==> flow/design.v <==
`timescale 1ns / 1ps
module PC (
  input CLK,
  input RESET,
  input [2:0] PCSEL,
  input [15:0] ID,
  input [31:0] JT,
  output reg [31:0] PC,
  output reg [31:0] PC_INC,
  output reg [31:0] PC_OFFSET
  );
reg [31:0] pc_4;
reg sync_read=0;
always @ ( * ) begin
  PC_INC[30:0]=PC+4;
  PC_INC[31]=PC[31];
  PC_OFFSET[31]=PC[31];
  PC_OFFSET[30:0]=PC_INC+{{14{ID[15]}},ID,2'b00};
end
always @ ( posedge CLK ) begin
  if(!RESET  ) begin
    case(PCSEL)
      0: PC=PC_INC;
      1: PC=PC_OFFSET;
      2: begin
        PC[30:0]={JT[30:2],2'b00};
        if(PC[31]==1)
          PC[31]=PC[31] & JT[31];
      end
      3: PC=32'b10000000000000000000000000000100;
      4: PC=32'b10000000000000000000000000001000;
      default: PC=0;
    endcase
  end
  else if(RESET) begin
    PC=32'b10000000000000000000000000000000;
	 end
end
endmodule  
### Step by step through the tools: PC

What the tools print for PC, step after step.
Line numbers count from 1 in the design file above.
Operators: Yosys type, input widths -> output width; for muxes data width and select width s.
Library cell names are shortened.
Not given: --

* design top: PC
* clock port: CLK
* cell library: sky130hd
* corner: tt_025C_1v80

### Word-level counts

Source: Yosys, flattened and elaborated, memories not mapped. Widths are those after wreduce. Registers that Yosys merges into a memory's read port (data or address) are not register bits. Print and check cells do not count. Equal cells are merged and count once.

* add/sub/neg operators: 2
* eq/ne operators: 5
* multiplexer cells: 3
* bitwise logic cells: 1
* reduce/logical cells: 3

Operators with widths (number)
* $pmux 31 s5: 1
* $add 31x3->31 const B: 1
* $add 31x31->31: 1
* $eq 3x2->1 const B: 2
* $reduce_or 2->1: 2
* $eq 3x1->1 const B: 1
* $eq 3x3->1 const B: 1
* $logic_not 3->1: 1
* $pmux 1 s3: 1
* $ne 2x1->1 const B: 1
* $and 1x1->1: 1
* $mux 1: 1

* bits in registers: 32
* input port bits: 53
* output and inout bits: 96

### Logic depth

Yosys ltp: most cells in a row. Word level: on the elaborated netlist, between registers, memories and ports. Mapped: between sequential cells and ports; inverters and the memories' decode and read muxes count.

* depth in word-level cells: 3
* ABC_AREA: 0
* depth in mapped cells: 15
* mapped depth without buffers: 14

### Mapped cells and area

Yosys stat after the flow's synthesis: flattened, memories mapped to cells. It holds for the ABC_AREA given above (unset counts as 0); a run with the other value may have another netlist.

Cell types
* dfxtp_1: number 30, total area 600.576 um^2
* ha_1: number 32, total area 400.384 um^2
* xnor2_1: number 26, total area 227.718 um^2
* xor2_1: number 23, total area 201.443 um^2
* a21oi_1: number 33, total area 165.158 um^2
* nor2_1: number 38, total area 142.637 um^2
* nand2_1: number 33, total area 123.869 um^2
* nand3_1: number 23, total area 115.11 um^2
* a22oi_1: number 13, total area 97.594 um^2
* o21ai_0: number 19, total area 95.091 um^2
* xnor2_2: number 5, total area 81.328 um^2
* o2bb2ai_1: number 9, total area 78.826 um^2
* clkbuf_1: number 20, total area 75.072 um^2
* nand4_1: number 12, total area 75.072 um^2
* a21o_1: number 9, total area 67.565 um^2
* nor4_4: number 3, total area 63.811 um^2
* a222oi_1: number 6, total area 60.058 um^2
* buf_4: number 8, total area 60.058 um^2

Other cell types: 45; their cells: 116.

* cells in the netlist: 458
* chip area (Yosys): 3606.0 um^2
* area of sequential cells: 600.6 um^2
* flip-flops: 30
* buffers: 29

### Timing after synthesis

Path of least setup slack by OpenSTA after synthesis, without wires, with an ideal clock, recovery checks aside; 20% of the period is set as input and as output delay. Where synthesis merged equal registers, the netlist keeps one of their names.

* path kind: reg2out
* start point: reg PC[2]
* end point: out PC_OFFSET[29]
* period: 5.75 ns
* external output delay: 1.150 ns
* launch time at the first pin: 0.000 ns
* arrival time: 3.350 ns
* setup slack: 1.250 ns
* delay of the path: 3.350 ns
* stages: 15
* path buffers: 1
* period reached after synthesis: 4.5 ns

"delay of the path" = arrival - input delay + setup time.
A path that ends at an output port has no setup time.
"stages" counts driving pins, that of a launching flip-flop among them; a cell with two outputs on the path counts twice.
"period reached after synthesis" = period - worst setup slack (recovery checks aside). The figure is calculated, with input and output delays left at 20% of the set period.
The rows between start and end are the longest chain of elaborated cells between them; the timing report does not say that the signal goes this way. Where chains are equally long, one stands for them.
A line is the first line of the expression or statement that the cell stems from. Yosys adds cells for indexed reads and writes and turns some case tables into memories.
A register here has more assigning lines than the two given.

* path through: dfxtp_1 ha_1 nand4_4 or2_4 nor3_1 nand3_1 xnor2_1 ha_1 clkbuf_1 a21o_1 a21o_1 a221o_1 a31oi_1 o21ai_0 xor2_1
* cells in the longest elaborated chain: 2
* elaborated cells on any way between the ends: 2
* source lines of those cells: 2

Ends and longest elaborated chain, post-synthesis
* start, declared: RTL line 8 `output reg [31:0] PC,`
* start, assigned: RTL line 23 `0: PC=PC_INC;`
* start, assigned: RTL line 26 `PC[30:0]={JT[30:2],2'b00};`
* $add 31x3->31: RTL line 15 `PC_INC[30:0]=PC+4;`
* $add 31x31->31: RTL line 18 `PC_OFFSET[30:0]=PC_INC+{{14{ID[15]}},ID,2'b00};`
* end, declared: RTL line 10 `output reg [31:0] PC_OFFSET`

Subject: PC on sky130hd, stored results

Hello all,

Module PC, platform sky130hd: 2 stored runs of the flow (Yosys, OpenROAD) with differing settings, in no particular order. Input and output delays are each 20% of the period that was set; the output load is 0.01 pF.

### Flow run 1

==> flow/run.sh <==
#!/bin/bash
# the make line also repeats the synthesis and layout settings of config.mk as NAME=value (left out here)
make -C /OpenROAD-flow-scripts/flow DESIGN_CONFIG=/design/flow/config.mk WORK_HOME=/design/flow/orfs CLKGATE_MAP_FILE= finish
==> flow/config.mk <==
export PLATFORM = sky130hd
export DESIGN_NAME = PC
export DESIGN_NICKNAME = PC
export VERILOG_FILES = /design/flow/design.v
export SDC_FILE = /design/flow/constraint.sdc
export NUM_CORES = 4
export LEC_CHECK = 0
export CAP_MARGIN = 20
export CELL_PAD_IN_SITES_DETAIL_PLACEMENT = 0
export CORE_MARGIN = 2
export CORE_UTILIZATION = 62
export CTS_CLUSTER_DIAMETER = 312
export MAX_ROUTING_LAYER = met4
export PLACE_DENSITY_LB_ADDON = 0.11
export SETUP_SLACK_MARGIN = 2.09
export SLEW_MARGIN = 30
export TNS_END_PERCENT = 95
==> flow/constraint.sdc <==
create_clock -name core_clock -period 7.14 [get_ports {CLK}]
set_input_delay 1.4280 -clock core_clock [delete_from_list [all_inputs] [get_ports {CLK}]]
set_output_delay 1.4280 -clock core_clock [all_outputs]
set_load 0.01 [all_outputs]

Outcome of flow run 1: unfinished; error FLW-0024 in placement

### Flow run 2

==> flow/run.sh <==
#!/bin/bash
# the make line also repeats the synthesis and layout settings of config.mk as NAME=value (left out here)
make -C /OpenROAD-flow-scripts/flow DESIGN_CONFIG=/design/flow/config.mk WORK_HOME=/design/flow/orfs CLKGATE_MAP_FILE= finish
==> flow/config.mk <==
export PLATFORM = sky130hd
export DESIGN_NAME = PC
export DESIGN_NICKNAME = PC
export VERILOG_FILES = /design/flow/design.v
export SDC_FILE = /design/flow/constraint.sdc
export NUM_CORES = 4
export LEC_CHECK = 0
export CAP_MARGIN = 20
export CORE_MARGIN = 2
export CORE_UTILIZATION = 72
export CTS_CLUSTER_DIAMETER = 197
export CTS_CLUSTER_SIZE = 100
export HOLD_SLACK_MARGIN = -0.07
export PLACE_DENSITY = 0.37
export SETUP_SLACK_MARGIN = 0.8
export SLEW_MARGIN = 20
export TNS_END_PERCENT = 10
==> flow/constraint.sdc <==
create_clock -name core_clock -period 2.67 [get_ports {CLK}]
set_input_delay 0.5340 -clock core_clock [delete_from_list [all_inputs] [get_ports {CLK}]]
set_output_delay 0.5340 -clock core_clock [all_outputs]
set_load 0.01 [all_outputs]

Outcome of flow run 2: unfinished; error GPL-0301 in placement

Thanks
